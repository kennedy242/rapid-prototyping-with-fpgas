==> flow/design.v <==
`timescale 1ns / 1ps
`default_nettype none
module washerFSM(
    input wire clk,
    input wire reset,
    input wire Door,
    input wire Start,
    input wire Td,
    input wire Tf,
    input wire Tr,
    input wire Ts,
    input wire Tw,
    output reg Agitator,
    output reg Motor,
    output reg Pump,
    output reg R,
    output reg Speed,
    output reg Water
    );
    reg [3:0] state, next_state;
    parameter idle = 4'b0000;
    parameter fill_1 = 4'b0001;
    parameter wash = 4'b0010;
    parameter drain_1 = 4'b0011;
    parameter fill_2 = 4'b0100;
    parameter rinse = 4'b0101;
    parameter drain_2 = 4'b0110;
    parameter spin = 4'b0111;
    parameter hold = 4'b1000;
    always @(posedge clk, posedge reset) begin
        if (reset == 1'b1) begin state <= idle; end
        else state <= next_state;
    end
    always @(*) begin
        next_state = state;  
        Agitator = 1'b0;
        Motor = 1'b0;
        Pump = 1'b0;
        R = 1'b1;
        Speed = 1'b0;
        Water = 1'b0;
        case(state)
            idle: begin
                if (Start == 0) begin
                    next_state = idle;
                end
                else if (Start == 1) begin
                    next_state = fill_1;
                    R = 1'b1;
                end
            end 
            fill_1:begin
                R = 1'b0;
                Water = 1'b1;
                if(Tf == 0) begin
                    next_state = fill_1;
                    end
                else if(Tf == 1) begin
                    next_state = wash;
                    R = 1'b1;
                    end
            end 
            wash:begin
                R = 1'b0;
                Agitator = 1'b1;
                Motor = 1'b1;
                if(Tw == 0) begin
                    next_state = wash;
                    end
                else if(Tw == 1) begin
                    next_state = drain_1;
                    R = 1'b1;
                    end
            end 
            drain_1:begin
                R = 1'b0;
                Pump = 1'b1;
                if(Td == 0) begin
                    next_state = drain_1;
                    end
                else if(Td == 1) begin
                    next_state = fill_2;
                    R = 1'b1;
                    end
            end 
            fill_2:begin
                R = 1'b0;
                Water = 1'b1;
                if(Tf == 0) begin
                    next_state = fill_2;
                    end
                else if(Tf == 1) begin
                    next_state = rinse;
                    end
            end 
            rinse:begin
                R = 1'b0;
                Agitator = 1'b1;
                Motor = 1'b1;
                if(Tr == 0) begin
                    next_state = rinse;
                end
                else if(Tr == 1) begin
                    next_state = drain_2;
                end
            end 
            drain_2:begin
                R = 1'b0;
                Pump = 1'b1;
                if(Td == 0) begin
                    next_state = drain_2;
                end
                else if(Td == 1) begin
                    next_state = spin;
                end
            end 
            spin: begin
                R = 1'b0;
                Motor = 1'b1;
                Speed = 1'b1;
                if(Door == 1)begin
                    next_state = hold;
                end
                else if(Ts == 0) begin
                    next_state = spin;
                end
                else if(Ts == 1)begin 
                    next_state = idle;
                end
            end
            hold: begin
                R = 1'b1;
                if (Door == 1)begin
                    next_state = hold;
                end
                else if (Door == 0)begin
                    next_state = spin;
                end
            end
        endcase
    end
endmodule
`timescale 1ns / 1ps
`default_nettype none
module washerTimer(
    input wire [1:0]load,
    input wire clk,
    input wire R,
    output reg Td,
    output reg Tf,
    output reg Tr,
    output reg Ts,
    output reg Tw
    );
    reg [3:0]counter;
    always @(posedge clk) begin
        counter <= counter + 4'b0001;
        if( R == 1'b1) counter <= 4'b0000;
     end
    always @(*) begin
        Td = 1'b0;
        Tf = 1'b0;
        Tr = 1'b0;
        Ts = 1'b0;
        Tw = 1'b0;
        if (counter == 4'b001)  Td = 1'b1;
        if (counter == 4'b010)  Tf = 1'b1;
        if (counter == 4'b100)  Tr = 1'b1;
        if (counter == 4'b111)  Ts = 1'b1;
        case (load)
            2'b00: if( counter == 4'b0010) Tw = 1'b1; 
            2'b01: if (counter == 4'b0100) Tw = 1'b1; 
            2'b10: if ( counter == 4'b1000) Tw = 1'b1; 
        endcase
    end
endmodule
`timescale 1ns / 1ps
`default_nettype none
module washerTop(
    input wire reset,
    input wire clk,
    input wire Start,
    input wire Door,
    input wire [1:0] load,
    output wire Agitator,
    output wire Motor,
    output wire Pump,
    output wire Speed,
    output wire Water
    );
     wire Td;
     wire Tf;
     wire Tr;
     wire Ts;
     wire Tw;
     wire R;
   washerTimer washerTimer (
        .load(load), 
		.clk(clk), 
		.R(R), 
		.Td(Td), 
		.Tf(Tf), 
		.Tr(Tr), 
		.Ts(Ts), 
		.Tw(Tw)
   );
   washerFSM washerFSM (
		.clk(clk), 
		.reset(reset), 
		.Door(Door), 
		.Start(Start), 
		.Td(Td), 
		.Tf(Tf), 
		.Tr(Tr), 
		.Ts(Ts), 
		.Tw(Tw), 
		.Agitator(Agitator), 
		.Motor(Motor), 
		.Pump(Pump), 
		.R(R), 
		.Speed(Speed), 
		.Water(Water)
	);
endmodule
Reports on washerTop
Tool output for the design above, in the order of the flow. Lines are those of the file above, counted from 1. Operators carry their Yosys type and port widths (W data, S select, Z words). Library cell names are shortened. A cell with -- has no value.

Design top: washerTop. Clock input: clk. Standard-cell library: sky130hd. Timing corner: tt_025C_1v80.

Elaborated design
Counts by Yosys on the flattened word-level netlist (proc, flatten, opt, wreduce; memories kept). Register bits leave out memories and registers merged into their read ports (data or address). Print and check cells are left out.

Under bits in registers stands 8. For bits in latches the number is 0. For bits in writable memories the number is 0. The entry for memory bits (read-only) reads 0. Under clocked read ports x word width stands 0. The figure for memory cells is 0. Under input port bits stands 6. For output and inout port bits the number is 5. The entry for word-level cells reads 52.

The figure for $add $sub $neg is 1. $mul: 0. The figure for div/mod/pow operators is 0. Magnitude comparators: 0. Under eq/ne operators stands 15. Under shift-type cells stands 0. The figure for muxes and demuxes is 26. The figure for bitwise logic cells is 0. For reductions and logical operators the number is 8.

Operators by type and width (number): $pmux W4 S9 (1); $eq A4 B3 Y1 const B (6); $mux W1 (17); $eq A4 B2 Y1 const B (3); $reduce_bool A9 Y1 (1); $eq A4 B1 Y1 const B (2); $eq A4 B4 Y1 const B (2); $mux W4 (2); $reduce_or A2 Y1 (3); $mux W3 (2); $add A4 B1 Y4 const B (1); $logic_not A4 Y1 (1); $reduce_or A4 Y1 (1); $pmux W1 S4 (1); $mux W2 (2); $reduce_or A3 Y1 (1); $pmux W1 S3 (1); $eq A2 B1 Y1 const B (1); $eq A2 B2 Y1 const B (1); $logic_not A2 Y1 (1).

Logic depth
Yosys ltp: most cells in a row. Word level: on the elaborated netlist, between registers, memories and ports. Mapped: between sequential cells and ports; inverters and the memories' decode and read muxes count.

The entry for depth in word-level cells reads 5. The entry for ABC_AREA reads 0. For gate-level depth with buffers the number is 6.

Synthesis result
Yosys stat after the flow's synthesis: flattened, memories mapped to cells. It holds for the ABC_AREA given above (unset counts as 0); a run with the other value may have another netlist.

Cell types (number): dfrtp_1 (8); dfxtp_1 (4); ha_1 (4); dfstp_2 (1); nand2_1 (7); nand3_1 (5); inv_1 (6); or3_4 (2); xnor2_1 (2); nor3_1 (3); nor3b_1 (2); o21ai_1 (3); a31oi_1 (2); or2_1 (2); a21boi_2 (1); nor2_1 (3); a21oi_1 (2); nand3_2 (1).

Other cell types: 10; their cells: 10.

Standard cells after synthesis: 68. For chip area (Yosys) the number is 0.0006519 mm^2. The entry for sequential area reads 0.0003065 mm^2. Flip-flop cells: 13. The figure for buffers is 0.

The figures by module come from a second, unflattened synthesis with its own total; it is not the netlist above.

Under cell total of the unflattened synthesis stands 67. The entry for area total of the unflattened synthesis reads 0.0006381 mm^2.

Each row is one instance without its submodules.

Modules: washerFSM (instances 1, cells 42, area 0.0003879 mm^2, sequential area 0.0002265 mm^2); washerTimer (instances 1, cells 25, area 0.0002502 mm^2, sequential area 0.0000801 mm^2); washerTop (instances 1, cells 0, area 0 mm^2, sequential area 0 mm^2).

Timing after synthesis
Path of least setup slack by OpenSTA after synthesis, without wires, with an ideal clock, recovery checks aside; 20% of the period is set as input and as output delay. Where synthesis merged equal registers, the netlist keeps one of their names.

Kind: register -> register. From: register washerFSM.state. To: register washerTimer.counter[3]. The entry for clock period reads 1.93 ns. Under setup time stands 0.124 ns. The figure for launch time at the first pin is 0.000 ns. Arrival time: 1.315 ns. Under slack stands 0.491 ns. For delay of the path the number is 1.439 ns. The figure for stages on the path is 5. The figure for synthesis period reached is 1.439 ns.

"delay of the path" = arrival - input delay + setup time. "stages on the path" counts driving pins, that of a launching flip-flop among them; a cell with two outputs on the path counts twice. "synthesis period reached" = period - worst setup slack (recovery checks aside). The figure is calculated, with input and output delays left at 20% of the set period. Where an end lacks its bit number, it is one bit of the signal, or one of the new flip-flops if synthesis recoded a state register. Between the ends stands the longest chain of elaborated cells between them, by number of cells; it is not shown to be the way that was timed. Of several equally long chains one is given. Each line given opens the expression or statement behind the cell; cells for indexed reads and writes are added by Yosys, which also makes memories of some case tables.

Cell sequence: dfrtp_1 or3_4 or3_4 nand3_2 nor3_1. Cells in the longest elaborated chain: 3. Under elaborated cells between the ends (all ways) stands 9. For source lines of those cells the number is 1.

Ends and longest elaborated chain, after synthesis: start: declaration (line 20) `reg [3:0] state, next_state;`; start: assignment (line 31) `if (reset == 1'b1) begin state <= idle; end`; start: assignment (line 32) `else state <= next_state;`; $eq A4 B3 Y1 (line 42) `case(state)`; $reduce_or A4 Y1; $pmux W1 S4 (line 42); end: assignment (line 157) `counter <= counter + 4'b0001;`; end: assignment (line 158) `if( R == 1'b1) counter <= 4'b0000;`; end: declaration (line 155) `reg [3:0]counter;`.

Timing after layout
Path of least setup slack in the final report of run B (OpenROAD, finished layout, wires in). Where an end is a register, its clock arrival counts in the times.

Kind: register -> output. From: register washerFSM.state. To: output Speed. The entry for clock period reads 1.64 ns. The figure for launch time at the first pin is 0.26 ns. Arrival time: 1.28 ns. Under slack stands 0.03 ns. The figure for stages on the path is 3.

Where an end lacks its bit number, it is one bit of the signal, or one of the new flip-flops if synthesis recoded a state register. Between the ends stands the longest chain of elaborated cells between them, by number of cells; it is not shown to be the way that was timed. Of several equally long chains one is given.

Cell sequence: dfrtp_1 buf_4 clkdlybuf4s50_1. Cells in the longest elaborated chain: 2. Under elaborated cells between the ends (all ways) stands 2. For source lines of those cells the number is 1.

Ends and longest elaborated chain, after layout: start: declaration (line 20) `reg [3:0] state, next_state;`; start: assignment (line 31) `if (reset == 1'b1) begin state <= idle; end`; start: assignment (line 32) `else state <= next_state;`; $eq A4 B3 Y1 (line 42) `case(state)`; $mux W1 (line 42); end: declaration (line 188) `output wire Speed,`.

Flow measurements of washerTop on sky130hd: 2 stored runs with different settings, listed in no order. Input and output delays are each 20% of the period that was set; the output load is 0.01 pF. "clock period achieved": clock period set for the run, less the worst setup slack. It is reckoned from that one timing run; input and output delays stay at 20% of the period that was set. By "total power of the final layout" is meant OpenSTA's value without simulated activity: inputs other than the clock are taken to toggle once in ten clock periods, and the tool carries that through the logic.

Files of run A:
==> flow/run.sh <==
#!/bin/bash
# the make line also repeats the synthesis and layout settings of config.mk as NAME=value (left out here)
make -C /OpenROAD-flow-scripts/flow DESIGN_CONFIG=/design/flow/config.mk WORK_HOME=/design/flow/orfs CLKGATE_MAP_FILE= finish
==> flow/config.mk <==
export PLATFORM = sky130hd
export DESIGN_NAME = washerTop
export DESIGN_NICKNAME = washerTop
export VERILOG_FILES = /design/flow/design.v
export SDC_FILE = /design/flow/constraint.sdc
export NUM_CORES = 4
export LEC_CHECK = 0
export ABC_AREA = 0
export CAP_MARGIN = 30
export CELL_PAD_IN_SITES_DETAIL_PLACEMENT = 1
export CORE_MARGIN = 2
export CORE_UTILIZATION = 62
export GPL_TIMING_DRIVEN = 1
export PLACE_DENSITY_LB_ADDON = 0.06
export SLEW_MARGIN = 20
export TNS_END_PERCENT = 50
==> flow/constraint.sdc <==
create_clock -name core_clock -period 1.02 [get_ports {clk}]
set_input_delay 0.2040 -clock core_clock [delete_from_list [all_inputs] [get_ports {clk}]]
set_output_delay 0.2040 -clock core_clock [all_outputs]
set_load 0.01 [all_outputs]

Outcome of run A: not finished: placement ended with error DPL-0033.

Files of run B:
==> flow/run.sh <==
#!/bin/bash
# the make line also repeats the synthesis and layout settings of config.mk as NAME=value (left out here)
make -C /OpenROAD-flow-scripts/flow DESIGN_CONFIG=/design/flow/config.mk WORK_HOME=/design/flow/orfs CLKGATE_MAP_FILE= finish
==> flow/config.mk <==
export PLATFORM = sky130hd
export DESIGN_NAME = washerTop
export DESIGN_NICKNAME = washerTop
export VERILOG_FILES = /design/flow/design.v
export SDC_FILE = /design/flow/constraint.sdc
export NUM_CORES = 4
export LEC_CHECK = 0
export CAP_MARGIN = 20
export CELL_PAD_IN_SITES_DETAIL_PLACEMENT = 0
export CORE_ASPECT_RATIO = 1.14
export CORE_MARGIN = 9
export CORE_UTILIZATION = 63
export CTS_CLUSTER_DIAMETER = 62
export GPL_TIMING_DRIVEN = 1
export HOLD_SLACK_MARGIN = 0.24
export MAX_ROUTING_LAYER = met5
export PLACE_DENSITY_LB_ADDON = 0.11
export SLEW_MARGIN = 15
==> flow/constraint.sdc <==
create_clock -name core_clock -period 1.64 [get_ports {clk}]
set_input_delay 0.3280 -clock core_clock [delete_from_list [all_inputs] [get_ports {clk}]]
set_output_delay 0.3280 -clock core_clock [all_outputs]
set_load 0.01 [all_outputs]

Results of run B. The worst setup slack after layout comes to 0.034 ns. The total power of the final layout reads 1.504 mW. The measured standard-cell area of the final layout is 0.000822 mm^2. The clock period achieved reads 1.606 ns. For the synthesis area the run shows 0.0006519 mm^2. The post-route utilization stands at 91.9%. The total die area is 0.0025191 mm^2.
