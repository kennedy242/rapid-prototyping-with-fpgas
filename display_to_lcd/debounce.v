==> flow/design.v <==
module debounce ( 
	input wire clk,
    input wire data_in, 
    output reg data_debounced = 0
	);
	reg [12:0] change_reg = 0;
	always @(posedge clk) begin 
		if (data_debounced && data_in)
			change_reg <= 12'b0;
		else if (!data_debounced && !data_in)
			change_reg <= 12'b0;
		else if (data_debounced && !data_in)
			change_reg <= change_reg + 1'b1;
		else if (!data_debounced && data_in)
			change_reg <= change_reg + 1'b1;
	end
	always @(posedge clk) begin
		if (change_reg == 12'hFFF)
			data_debounced <= data_in;
	end 
endmodule
=== Tool chain data of debounce ===
Tool output for the design above, in the order of the flow.
Lines are those of the file above, counted from 1.
Not given: -

* Top module: debounce
* Clock input: clk
* Cell library: sky130hd
* Library corner: tt_025C_1v80

=== Word level ===
Yosys after proc, flatten, opt, wreduce and memory -nomap, before mapping. Memory bits, and registers merged into a memory's read port (data or address), are not among the register bits. Print and check cells are not counted. Equal cells are merged and count once.

* $add $sub $neg: 1
* Multipliers: 0
* Divide/modulo/power cells: 0
* Order comparisons: 0
* Equality and inequality tests: 1
* Shift-type cells: 0
* Mux-type cells: 2
* Bitwise logic cells: 0
* Reduce/logical cells: 8

{| class="wikitable"
|+ Operator list
! kind !! count
|-
| 13-bit two-way mux || 2
|-
| 13-bit by 1-bit adder with 13-bit output with constant B || 1
|-
| 13-bit by 12-bit equality test with 1-bit output with constant B || 1
|-
| 1-bit logical AND || 4
|-
| 1-bit zero test || 2
|-
| 2-bit nonzero test || 1
|-
| 2-bit OR reduction || 1
|}

* Flip-flop bits (word level): 14
* Latch bits: 0
* Bits in writable memories: 0
* Memory bits (read-only): 0
* Clocked read ports x word width: 0
* Memories kept: 0
* Input port bits: 2
* Output and inout bits: 1
* Cells after elaboration: 14

=== Logic depth ===
Depth = most cells in a row (Yosys ltp): at word level without a register or memory, in the mapped netlist without a sequential cell, where the memories' decode and read muxes count.

* Depth in word-level cells: 4
* ABC_AREA: 1
* Gate-level depth with buffers: 7
* Depth with buffers taken out: 7

=== Netlist ===
Source: synth_stat.txt of the flow (Yosys; design flattened, memories mapped). It holds for the ABC_AREA given above (unset counts as 0); a run with the other value may have another netlist.

{| class="wikitable"
|+ Cells by type
! cell type !! count !! area in all (um2)
|-
| sky130_fd_sc_hd__dfxtp_1 || 13 || 260.25
|-
| sky130_fd_sc_hd__nand2_1 || 19 || 71.318
|-
| sky130_fd_sc_hd__nor2_1 || 16 || 60.058
|-
| sky130_fd_sc_hd__inv_1 || 12 || 45.043
|-
| sky130_fd_sc_hd__nand3_1 || 8 || 40.038
|-
| sky130_fd_sc_hd__edfxtp_1 || 1 || 30.029
|-
| sky130_fd_sc_hd__a21oi_1 || 5 || 25.024
|-
| sky130_fd_sc_hd__nand4_1 || 4 || 25.024
|-
| sky130_fd_sc_hd__nor2_4 || 2 || 22.522
|-
| sky130_fd_sc_hd__xor2_2 || 1 || 16.266
|-
| sky130_fd_sc_hd__ha_1 || 1 || 12.512
|-
| sky130_fd_sc_hd__o21ai_0 || 2 || 10.01
|-
| sky130_fd_sc_hd__nor3b_1 || 1 || 7.507
|-
| sky130_fd_sc_hd__o21a_1 || 1 || 7.507
|-
| sky130_fd_sc_hd__nand2_2 || 1 || 6.256
|-
| sky130_fd_sc_hd__nor3_1 || 1 || 5.005
|-
| sky130_fd_sc_hd__inv_2 || 1 || 3.754
|}

* Cells in the netlist: 89
* Synthesis area: 648.1 um2
* Sequential part of the area: 290.3 um2
* Flip-flops: 14
* Buffer cells: 0

=== Timing after synthesis ===
Source: OpenSTA report_checks on the synthesized netlist (no wires, ideal clock, input and output delay 20% of the period each), path of least setup slack; recovery checks are left aside. Register names are those of the netlist, which keeps one name where synthesis merged equal registers.

* Path type: reg-to-reg
* Start point: register change_reg[0]
* End point: register data_debounced
* Clock period: 1480 ps
* Setup time: 314 ps
* Launch time at the first pin: 0 ps
* Data arrival time: 948 ps
* Required time: 1166 ps
* Path slack: 218 ps
* Delay of the path: 1262 ps
* Stages on the path: 6
* Path buffers: 0
* Period reached after synthesis: 1262 ps

"delay of the path" = arrival - input delay + setup time.
"stages on the path": output pins that drive a net of the path, with the launching flip-flop's if there is one; two outputs of one cell count as two.
"period reached after synthesis" is the clock period less the worst setup slack; recovery checks do not enter. This is arithmetic on one report: input and output delays are still those of the set period (20% each).
Between the ends stands the longest chain of elaborated cells between them, by number of cells; it is not shown to be the way that was timed. Of several equally long chains one is given.
A line is the first line of the expression or statement that the cell stems from. Yosys adds cells for indexed reads and writes and turns some case tables into memories.
At most two assigning lines are given for a register; there are more.

* Path through: sky130_fd_sc_hd__dfxtp_1 -> sky130_fd_sc_hd__ha_1 -> sky130_fd_sc_hd__nand2_1 -> sky130_fd_sc_hd__inv_1 -> sky130_fd_sc_hd__nand3_1 -> sky130_fd_sc_hd__nor3b_1
* Length of the longest elaborated chain: 1
* Elaborated cells between the ends (all ways): 1
* RTL lines with such cells: 1
* Classes of those cells: 1 x eq/ne

{| class="wikitable"
|+ Ends and longest elaborated chain, after synthesis
! element !! line !! RTL
|-
| start: declaration || 6 || <nowiki>reg [12:0] change_reg = 0;</nowiki>
|-
| start: assignment || 13 || <nowiki>change_reg <= change_reg + 1'b1;</nowiki>
|-
| start: assignment || 15 || <nowiki>change_reg <= change_reg + 1'b1;</nowiki>
|-
| 13-bit by 12-bit equality test with 1-bit output || 18 || <nowiki>if (change_reg == 12'hFFF)</nowiki>
|-
| end: assignment || 19 || <nowiki>data_debounced <= data_in;</nowiki>
|-
| end: declaration || 4 || <nowiki>output reg data_debounced = 0</nowiki>
|}

=== Worst path after layout ===
Path of least setup slack in the final report of entry A (OpenROAD, finished layout, wires in). Where an end is a register, its clock arrival counts in the times.
The path's times are printed in steps of 10 ps; the period is the one set.

* Path type: reg-to-output
* Start point: register data_debounced
* End point: output data_debounced
* Clock period: 1380 ps
* External output delay: 280 ps
* Launch time at the first pin: 280 ps
* Data arrival time: 1030 ps
* Required time: 1100 ps
* Path slack: 80 ps
* Stages on the path: 2
* Path buffers: 1

* Path through: sky130_fd_sc_hd__edfxtp_1 -> sky130_fd_sc_hd__dlygate4sd2_1
* Length of the longest elaborated chain: 0
* Elaborated cells between the ends (all ways): 0
* RTL lines with such cells: 0

{| class="wikitable"
|+ Ends and longest elaborated chain, post-layout
! element !! line !! RTL
|-
| start: declaration || 4 || <nowiki>output reg data_debounced = 0</nowiki>
|-
| start: assignment || 19 || <nowiki>data_debounced <= data_in;</nowiki>
|-
| end: declaration || 4 ||
|}

Memo
Re: implementation data of debounce

Design debounce on sky130hd. What follows are 2 stored runs of the flow, each under its own settings; their order means nothing. The constraints put input and output delay at 20% of the set period each and load the outputs with 0.01 pF.
"achieved period" is the run's clock period less its worst setup slack. It is reckoned from that one timing run; input and output delays stay at 20% of the period that was set.
By "worst path time" is meant the share of the clock period that the worst setup path is allowed (20% is reserved at inputs, 20% at outputs), minus its slack. Clock arrival times at its registers enter into it.
By "total power of the final layout" is meant OpenSTA's value without simulated activity: inputs other than the clock are taken to toggle once in ten clock periods, and the tool carries that through the logic.
"worst path time" is given in steps of 10 ps.

=== Entry A ===
{| class="wikitable"
! Setting !! Value
|-
| period_ns || 1.38
|-
| CORE_UTILIZATION || 60
|-
| PLACE_DENSITY_LB_ADDON || 0.09
|-
| CORE_ASPECT_RATIO || 1.06
|-
| CELL_PAD_IN_SITES_DETAIL_PLACEMENT || 0
|-
| TNS_END_PERCENT || 20
|-
| ABC_AREA || 1
|-
| GPL_ROUTABILITY_DRIVEN || 0
|-
| CTS_CLUSTER_SIZE || 69
|-
| CAP_MARGIN || 25
|-
| MIN_ROUTING_LAYER || met1
|-
| CORE_MARGIN || 2
|-
| SLEW_MARGIN || 20
|-
! Result !! Value
|-
| Area inside the die boundary || 1359.0 um2
|-
| Setup TNS || 0 ps
|-
| Total power of the final layout || 0.0006979 W
|-
| Achieved period || 1303 ps
|-
| Utilization after layout || 0.744
|-
| Cell area after synthesis || 648.1 um2
|-
| Standard-cell area after routing || 759.5 um2
|-
| Worst hold slack || 452 ps
|-
| Setup slack of the worst path || 77 ps
|-
| Worst path time || 1030 ps
|-
| Class of the worst setup path || reg-to-output
|}

=== Entry B ===
{| class="wikitable"
! Setting !! Value
|-
| period_ns || 1.79
|-
| CORE_UTILIZATION || 25
|-
| CAP_MARGIN || 20
|-
| CORE_MARGIN || 2
|-
| SLEW_MARGIN || 20
|-
! Result !! Value
|-
| Area inside the die boundary || 2843.0 um2
|-
| Setup TNS || 0 ps
|-
| Total power of the final layout || 0.000579 W
|-
| Achieved period || 1645 ps
|-
| Utilization after layout || 0.318
|-
| Cell area after synthesis || 608.1 um2
|-
| Standard-cell area after routing || 716.9 um2
|-
| Worst hold slack || 472 ps
|-
| Setup slack of the worst path || 145 ps
|-
| Worst path time || 1640 ps
|-
| Class of the worst setup path || reg-to-reg
|}
